==> flow/design.v <==
module Add(A, B, Add);
	input signed [9-1:0] A, B;
	output [9-1:0] Add;
	assign Add = A + B;
endmodule
`timescale 1ns/1ps
module Controller ( start, rst_n, clk, done, control);
	input start, rst_n, clk;
	output reg done;
	output reg [14:0] control;
	reg [3:0] Current_State, Next_State;
	always @(posedge clk or negedge rst_n) begin
		if(!rst_n) Current_State <= 4'b0000;
		else Current_State <= Next_State;
	end
	always @(Current_State or start)
	begin
		case (Current_State)
			4'b0000:
			begin
				control = 15'b1_1_1_0_0_0_0_0_00_0_0_0_0_0;
				done = 1'b0;
				if(~start) Next_State = 4'b0000;
				else Next_State = 4'b0001;
			end
			4'b0001:
			begin
				control = 15'b0_0_0_1_1_1_0_0_01_0_0_0_0_0;
				done = 1'b0;
				Next_State = 4'b0010;
			end
			4'b0010:
			begin
				control = 15'b0_0_0_1_1_0_1_1_10_0_0_0_0_0;
				done = 1'b0;
				Next_State = 4'b0011;
			end
			4'b0011:
			begin
				control = 15'b1_0_1_1_1_0_1_1_11_0_1_0_1_0;
				done = 1'b0;
				Next_State = 4'b0100;
			end
			4'b0100:
			begin
				control = 15'b0_0_1_0_0_1_1_0_00_1_0_0_1_1;
				done = 1'b0;
				Next_State = 4'b0101;
			end
			4'b0101:
			begin
				control = 15'b0_1_0_0_0_0_0_0_00_1_0_1_0_0;
				done = 1'b0;
				Next_State = 4'b0110;
			end
			4'b0110:
			begin
				control = 15'b0_1_0_0_0_0_0_0_00_1_0_1_0_0;
				done = 1'b1;
				Next_State = 4'b0000;
			end
			default:
			begin
				control= 15'b0_1_0_0_0_0_0_0_00_1_0_1_0_0;
				done = 1'b1;
				Next_State = 4'b0000;
			end
		endcase
	end
endmodule
`timescale 1ns/1ps
module Datapath ( inportR, inportG, inportB, control, clk, rst_n, outportY, outportU, outportV, done );
	input [9-1:0] inportR, inportG, inportB;
	input [14:0] control;
	input clk, rst_n, done;
	output [9-1:0] outportY, outportU, outportV;
	wire [9-1:0] M1_OUT, M2_OUT, M3_OUT, M4_OUT, M5_OUT, M6_OUT, M7_OUT;
	wire [9-1:0] M8_OUT, M9_OUT, add1, mul2, add2, mul3, add3, mul1, R1, R2, R3, R4, R5, R6, R7, R8;
	wire [9*3-1:0]  data;
	Register r1( .D(M2_OUT), .reset(rst_n), .clk(clk), .load(control[14:14]), .Q(R1) );
	Register r2( .D(M3_OUT), .reset(rst_n), .clk(clk), .load(control[13:13]), .Q(R2) );
	Register r3( .D(M4_OUT), .reset(rst_n), .clk(clk), .load(control[12:12]), .Q(R3) );
	Register r4( .D(mul1), .reset(rst_n), .clk(clk), .load(control[11:11]), .Q(R4) );
	Register r5( .D(mul2), .reset(rst_n), .clk(clk), .load(control[10:10]), .Q(R5) );
	Register r6( .D(M5_OUT), .reset(rst_n), .clk(clk), .load(control[9:9]), .Q(R6) );
	Register r7( .D(add1), .reset(rst_n), .clk(clk), .load(control[8:8]), .Q(R7) );
	Register r8( .D(mul3), .reset(rst_n), .clk(clk), .load(control[7:7]), .Q(R8) );
	MUX2 M1 ( .A(R6), .B(R3), .S(control[4:4]), .Y(M1_OUT) );
	MUX2 M2 ( .A(inportR), .B(add3), .S(control[3:3]), .Y(M2_OUT) );
	MUX2 M3 ( .A(inportG), .B(add3), .S(control[2:2]), .Y(M3_OUT) );
	MUX2 M4 ( .A(inportB), .B(add2), .S(control[1:1]), .Y(M4_OUT) );
	MUX2 M5 ( .A(mul3), .B(add3), .S(control[0:0]), .Y(M5_OUT) );
	Mul FU1 ( .A(R1), .B(data[26:18]), .Mul(mul1) );
	Add FU2 ( .A(R4), .B(R5), .Add(add1) );
	Mul FU3 ( .A(R2), .B(data[17:9]), .Mul(mul2) );
	Add FU4 ( .A(R8), .B(9'b010000000), .Add(add2) );
	Mul FU5 ( .A(R3), .B(data[8:0]), .Mul(mul3) );
	Add FU6 ( .A(M1_OUT), .B(R7), .Add(add3) );
	ROM ROM1 ( .clk(clk), .addr(control[6:5]), .data(data) );
	Register r11(R1, rst_n, clk, done, outportY);
	Register r12(R6, rst_n, clk, done, outportU);
	Register r13(R2, rst_n, clk, done, outportV);
endmodule
module MUX2 (
	input [9-1:0] A, B,
	input S,
	output reg [9-1:0] Y
	);
	always @(*) begin
		case (S)
			1'b0: Y = A;
			1'b1: Y = B;
			default : Y = A;
		endcase
	end
endmodule
module Mul(A, B, Mul);
	input signed [9-1:0] A, B;
	output [9-1:0] Mul;
	wire s;
	wire [7:0] N;
	assign {s, Mul, N} = A * B;
endmodule
`timescale 1ns/1ps
module RGB2YUV (start, clk, rst_n, inportR, inportG, inportB, done, outportY, outportU, outportV);
	input start, clk, rst_n;  
	input [9-1:0] inportR, inportG, inportB;  
	output done;	 
	output [9-1:0] outportY, outportU, outportV;	 
	wire [14:0] control;
	Controller Controller( .start(start), .rst_n(rst_n), .clk(clk), .done(done), .control(control) );
	Datapath Datapath( .inportR(inportR), .inportG(inportG), .inportB(inportB), .control(control), .clk(clk),
		.rst_n(rst_n), .outportY(outportY), .outportU(outportU), .outportV(outportV) ,.done(done) );
endmodule
module ROM (clk, addr, data);
	input clk;
	input [1:0] addr;
	output reg [26:0] data;
	always @(*)
	begin
		case(addr)
			2'b00: data <= 27'b0;
			2'b01: data <= 27'b001001100_010010110_000011101;
			2'b10: data <= 27'b111010101_110101100_010000000;
			2'b11: data <= 27'b010000000_110010101_111101100;
		endcase
	end
endmodule
module Register (
	input [9-1:0] D,
	input reset, clk, load,
	output reg [9-1:0] Q
	);
	always @(posedge clk or negedge reset) begin
		if(!reset)
			Q <= 9'b0;
		else if(load)
			Q <= D;
	end
endmodule
### From RTL to reports: RGB2YUV

Tool output for the design above, in the order of the flow.
Lines are those of the file above, counted from 1.
Operators carry their Yosys type and port widths (W data, S select, Z words).
Cell names lack the library's common part.
The mark n/a stands for no value.

| inputs | value |
|---|---|
| top | RGB2YUV |
| clock port | clk |
| cell library | sky130hd |
| library corner | tt_025C_1v80 |

### After elaboration

Source: Yosys, flattened and elaborated, memories not mapped. Widths are those after wreduce. Registers that Yosys merges into a memory's read port (data or address) are not register bits. Print and check cells do not count. Equal cells are merged and count once.

| cells by class | value |
|---|---|
| $add $sub $neg | 3 |
| multiply operators | 3 |
| eq/ne operators | 8 |
| mux-type cells | 10 |
| bitwise gates (word level) | 5 |
| reduce/logical cells | 3 |

Operators by type and width:

| kind | number |
|---|---|
| $mul A9 B9 Y17 | 3 |
| $pmux W27 S4 | 1 |
| $pmux W9 S2 | 5 |
| $pmux W15 S5 | 1 |
| $pmux W4 S6 | 1 |
| $add A9 B9 Y9 | 2 |
| $add A9 B9 Y9 const B | 1 |
| $eq A4 B2 Y1 const B | 2 |
| $eq A4 B3 Y1 const B | 2 |
| $reduce_or A6 Y1 | 1 |
| $not A1 Y1 | 5 |
| $eq A2 B2 Y1 const B | 2 |
| $eq A4 B1 Y1 const B | 1 |
| $logic_not A4 Y1 | 1 |
| $eq A2 B1 Y1 const B | 1 |
| $logic_not A2 Y1 | 1 |
| $mux W1 | 2 |

| storage and ports | value |
|---|---|
| register bits | 103 |
| word-level cells | 44 |

### Longest topological paths

Yosys ltp: most cells in a row. Word level: on the elaborated netlist, between registers, memories and ports. Mapped: between sequential cells and ports; inverters and the memories' decode and read muxes count.

| depth | value |
|---|---|
| depth in word-level cells | 6 |
| ABC_AREA | 0 |
| gate-level depth with buffers | 25 |

### Netlist

Source: synth_stat.txt of the flow (Yosys; design flattened, memories mapped). It holds for the ABC_AREA given above (unset counts as 0); a run with the other value may have another netlist.

| mapped netlist | value |
|---|---|
| mapped cells | 1315 |
| synthesis area | 12280.5 µm² |
| sequential part of the area | 2653.8 µm² |
| flip-flops | 106 |
| buffers | 34 |

Cell types:

| cell | number | area in all (µm²) |
|---|---|---|
| fa_1 | 154 | 3.08E+03 |
| dfrtp_1 | 105 | 2627.52 |
| ha_1 | 140 | 1751.68 |
| inv_1 | 266 | 998.458 |
| nand2_1 | 167 | 626.851 |
| and2_1 | 65 | 406.64 |
| xnor2_1 | 46 | 402.886 |
| mux2i_1 | 30 | 300.288 |
| a21oi_1 | 51 | 255.245 |
| o21ai_0 | 42 | 210.202 |
| nor2_1 | 52 | 195.187 |
| mux2_2 | 17 | 191.434 |
| xor2_1 | 19 | 166.41 |
| nor2b_1 | 23 | 143.888 |
| clkbuf_1 | 26 | 97.594 |
| nand2b_1 | 15 | 93.84 |
| a21o_1 | 9 | 67.565 |
| nor3_1 | 10 | 50.048 |

Other cell types: 42; their cells: 78.
By module: a second synthesis without flattening, with its own total; a netlist apart from the flattened one above.

| unflattened totals | value |
|---|---|
| cells (unflattened synthesis) | 1354 |
| area (unflattened synthesis) | 14704.1 µm² |

Each row is one instance without its submodules.

Modules:

| module | times used | cells | area (µm²) | seq. area (µm²) |
|---|---|---|---|---|
| Mul | 3 | 304 | 2758.9 | 0.0 |
| Register | 11 | 19 | 371.6 | 225.2 |
| Add | 3 | 41 | 345.3 | 0.0 |
| MUX2 | 5 | 10 | 146.4 | 0.0 |
| Controller | 1 | 27 | 316.6 | 176.4 |
| ROM | 1 | 31 | 247.7 | 0.0 |
| Datapath | 1 | 2 | 7.5 | 0.0 |
| RGB2YUV | 1 | 0 | 0.0 | 0.0 |

### Timing after synthesis

OpenSTA on the mapped netlist: ideal clock, no wires. The path of least setup slack (recovery checks aside). Input and output delay are each 20% of the period. Register names are those of the netlist, which keeps one name where synthesis merged equal registers.

| path after synthesis | value |
|---|---|
| path type | flip-flop to flip-flop |
| from | register Controller.Current_State |
| to | register Datapath.r6.Q[6] |
| period | 6.26 ns |
| library setup time | 0.135 ns |
| arrival | 6.079 ns |
| setup slack | 0.046 ns |
| path delay | 6.214 ns |
| stages on the path | 25 |
| synthesis period reached | 6.214 ns |

"path delay" is the arrival time less input delay plus setup time.
"stages on the path": output pins that drive a net of the path, with the launching flip-flop's if there is one; two outputs of one cell count as two.
"synthesis period reached" = period - worst setup slack (recovery checks aside). The figure is calculated, with input and output delays left at 20% of the set period.
Where an end lacks its bit number, it is one bit of the signal, or one of the new flip-flops if synthesis recoded a state register.
Between the ends stands the longest chain of elaborated cells between them, by number of cells; it is not shown to be the way that was timed. Of several equally long chains one is given.
A line is the first line of the expression or statement that the cell stems from. Yosys adds cells for indexed reads and writes and turns some case tables into memories.

| between the ends, after synthesis | value |
|---|---|
| cells stage by stage | dfrtp_1 > or2_4 > clkbuf_1 > inv_1 > ha_1 > or2_1 > buf_2 > clkbuf_1 > nand2_1 > fa_1 > fa_1 > inv_1 > fa_1 > fa_1 > inv_1 > fa_1 > inv_1 > ha_1 > a21oi_1 > o21ai_1 > a211oi_1 > o21ai_0 > xor2_1 > a211oi_1 > a21oi_1 |
| cells in the longest elaborated chain | 6 |
| elaborated cells between the ends (all ways) | 17 |
| source lines of those cells | 5 |
| those cells by class | add/sub: 1; mul: 1; eq/ne: 7; mux: 4; logic: 2; reduce/logical: 2 |

Ends and longest elaborated chain, after synthesis:

| item | line | RTL |
|---|---|---|
| start, declared | 11 | `reg [3:0] Current_State, Next_State;` |
| start, assigned | 13 | `if(!rst_n) Current_State <= 4'b0000;` |
| start, assigned | 14 | `else Current_State <= Next_State;` |
| $eq A4 B3 Y1 | 18 | `case (Current_State)` |
| $pmux W15 S5 | 18 |  |
| $eq A2 B2 Y1 | 141 | `case(addr)` |
| $pmux W27 S4 | 141 |  |
| $mul A9 B9 Y17 | 122 | `assign {s, Mul, N} = A * B;` |
| $pmux W9 S2 | 110 | `case (S)` |
| end, assigned | 156 | `Q <= 9'b0;` |
| end, assigned | 158 | `Q <= D;` |
| end, declared | 152 | `output reg [9-1:0] Q` |

### Path in the finished layout

From the final timing report of flow run A: the path of least setup slack in the routed layout; clock arrival at registers is part of the times.

| path post-layout | value |
|---|---|
| path type | flip-flop to flip-flop |
| from | register Controller.Current_State |
| to | register Datapath.r6.Q[6] |
| period | 10.8 ns |
| library setup time | 0.13 ns |
| arrival | 7.84 ns |
| setup slack | 3.18 ns |
| stages on the path | 23 |

Where an end lacks its bit number, it is one bit of the signal, or one of the new flip-flops if synthesis recoded a state register.
Between the ends stands the longest chain of elaborated cells between them, by number of cells; it is not shown to be the way that was timed. Of several equally long chains one is given.

| between the ends, post-layout | value |
|---|---|
| cells stage by stage | dfrtp_1 > nor2_1 > inv_2 > ha_1 > buf_4 > or2_1 > nand2_1 > fa_1 > fa_1 > inv_1 > fa_1 > fa_1 > inv_1 > fa_1 > inv_1 > ha_1 > a21oi_1 > o21ai_1 > a211oi_1 > o21ai_0 > xor2_1 > a211oi_1 > a21oi_1 |
| cells in the longest elaborated chain | 6 |
| elaborated cells between the ends (all ways) | 17 |
| source lines of those cells | 5 |
| those cells by class | add/sub: 1; mul: 1; eq/ne: 7; mux: 4; logic: 2; reduce/logical: 2 |

Ends and longest elaborated chain, post-layout:

| item | line | RTL |
|---|---|---|
| start, declared | 11 | `reg [3:0] Current_State, Next_State;` |
| start, assigned | 13 | `if(!rst_n) Current_State <= 4'b0000;` |
| start, assigned | 14 | `else Current_State <= Next_State;` |
| $eq A4 B3 Y1 | 18 | `case (Current_State)` |
| $pmux W15 S5 | 18 |  |
| $eq A2 B2 Y1 | 141 | `case(addr)` |
| $pmux W27 S4 | 141 |  |
| $mul A9 B9 Y17 | 122 | `assign {s, Mul, N} = A * B;` |
| $pmux W9 S2 | 110 | `case (S)` |
| end, assigned | 156 | `Q <= 9'b0;` |
| end, assigned | 158 | `Q <= D;` |
| end, declared | 152 | `output reg [9-1:0] Q` |

Nets of the timed path that keep an RTL name, with a line that drives or declares them; the list need not be complete.

Named nets, post-layout:

| signal | line |
|---|---|
| Datapath.r8.load | 18 |

Data sheet: physical implementation of RGB2YUV

RGB2YUV through Yosys and OpenROAD on sky130hd: 2 stored runs, unordered, with their settings and measured results. The constraints put input and output delay at 20% of the set period each and load the outputs with 0.01 pF.
"power consumption": no workload was simulated; the value follows from the tool's default switching activity.

## Flow run A

==> flow/run.sh <==
#!/bin/bash
# the make line also repeats the synthesis and layout settings of config.mk as NAME=value (left out here)
make -C /OpenROAD-flow-scripts/flow DESIGN_CONFIG=/design/flow/config.mk WORK_HOME=/design/flow/orfs CLKGATE_MAP_FILE= finish
==> flow/config.mk <==
export PLATFORM = sky130hd
export DESIGN_NAME = RGB2YUV
export DESIGN_NICKNAME = RGB2YUV
export VERILOG_FILES = /design/flow/design.v
export SDC_FILE = /design/flow/constraint.sdc
export NUM_CORES = 4
export LEC_CHECK = 0
export CAP_MARGIN = 25
export CORE_ASPECT_RATIO = 1.29
export CORE_MARGIN = 2
export CORE_UTILIZATION = 70
export CTS_CLUSTER_SIZE = 20
export GPL_TIMING_DRIVEN = 1
export MAX_ROUTING_LAYER = met4
export PLACE_DENSITY_LB_ADDON = 0.18
export SETUP_SLACK_MARGIN = 1.1
export SLEW_MARGIN = 20
==> flow/constraint.sdc <==
create_clock -name core_clock -period 10.8 [get_ports {clk}]
set_input_delay 2.1600 -clock core_clock [delete_from_list [all_inputs] [get_ports {clk}]]
set_output_delay 2.1600 -clock core_clock [all_outputs]
set_load 0.01 [all_outputs]

| result of flow run A | value |
|---|---|
| synthesized cell area | 12280.5 µm² |
| total die area | 18627.2 µm² |
| standard-cell area after layout | 13350.3 µm² |
| smallest setup slack | 3.184 ns |
| total negative slack on setup checks | 0.000 ns |
| power consumption | 3096 µW |

## Flow run B

==> flow/run.sh <==
#!/bin/bash
# the make line also repeats the synthesis and layout settings of config.mk as NAME=value (left out here)
make -C /OpenROAD-flow-scripts/flow DESIGN_CONFIG=/design/flow/config.mk WORK_HOME=/design/flow/orfs CLKGATE_MAP_FILE= finish
==> flow/config.mk <==
export PLATFORM = sky130hd
export DESIGN_NAME = RGB2YUV
export DESIGN_NICKNAME = RGB2YUV
export VERILOG_FILES = /design/flow/design.v
export SDC_FILE = /design/flow/constraint.sdc
export NUM_CORES = 4
export LEC_CHECK = 0
export CAP_MARGIN = 20
export CORE_ASPECT_RATIO = 1.45
export CORE_MARGIN = 2
export CORE_UTILIZATION = 18
export CTS_CLUSTER_SIZE = 85
export MIN_ROUTING_LAYER = met2
export PLACE_DENSITY = 0.38
export SLEW_MARGIN = 20
export TNS_END_PERCENT = 20
==> flow/constraint.sdc <==
create_clock -name core_clock -period 12.0 [get_ports {clk}]
set_input_delay 2.4000 -clock core_clock [delete_from_list [all_inputs] [get_ports {clk}]]
set_output_delay 2.4000 -clock core_clock [all_outputs]
set_load 0.01 [all_outputs]

| result of flow run B | value |
|---|---|
| synthesized cell area | 12280.5 µm² |
| total die area | 70367.0 µm² |
| standard-cell area after layout | 14181.1 µm² |
| smallest setup slack | 4.325 ns |
| total negative slack on setup checks | 0.000 ns |
| power consumption | 2975 µW |
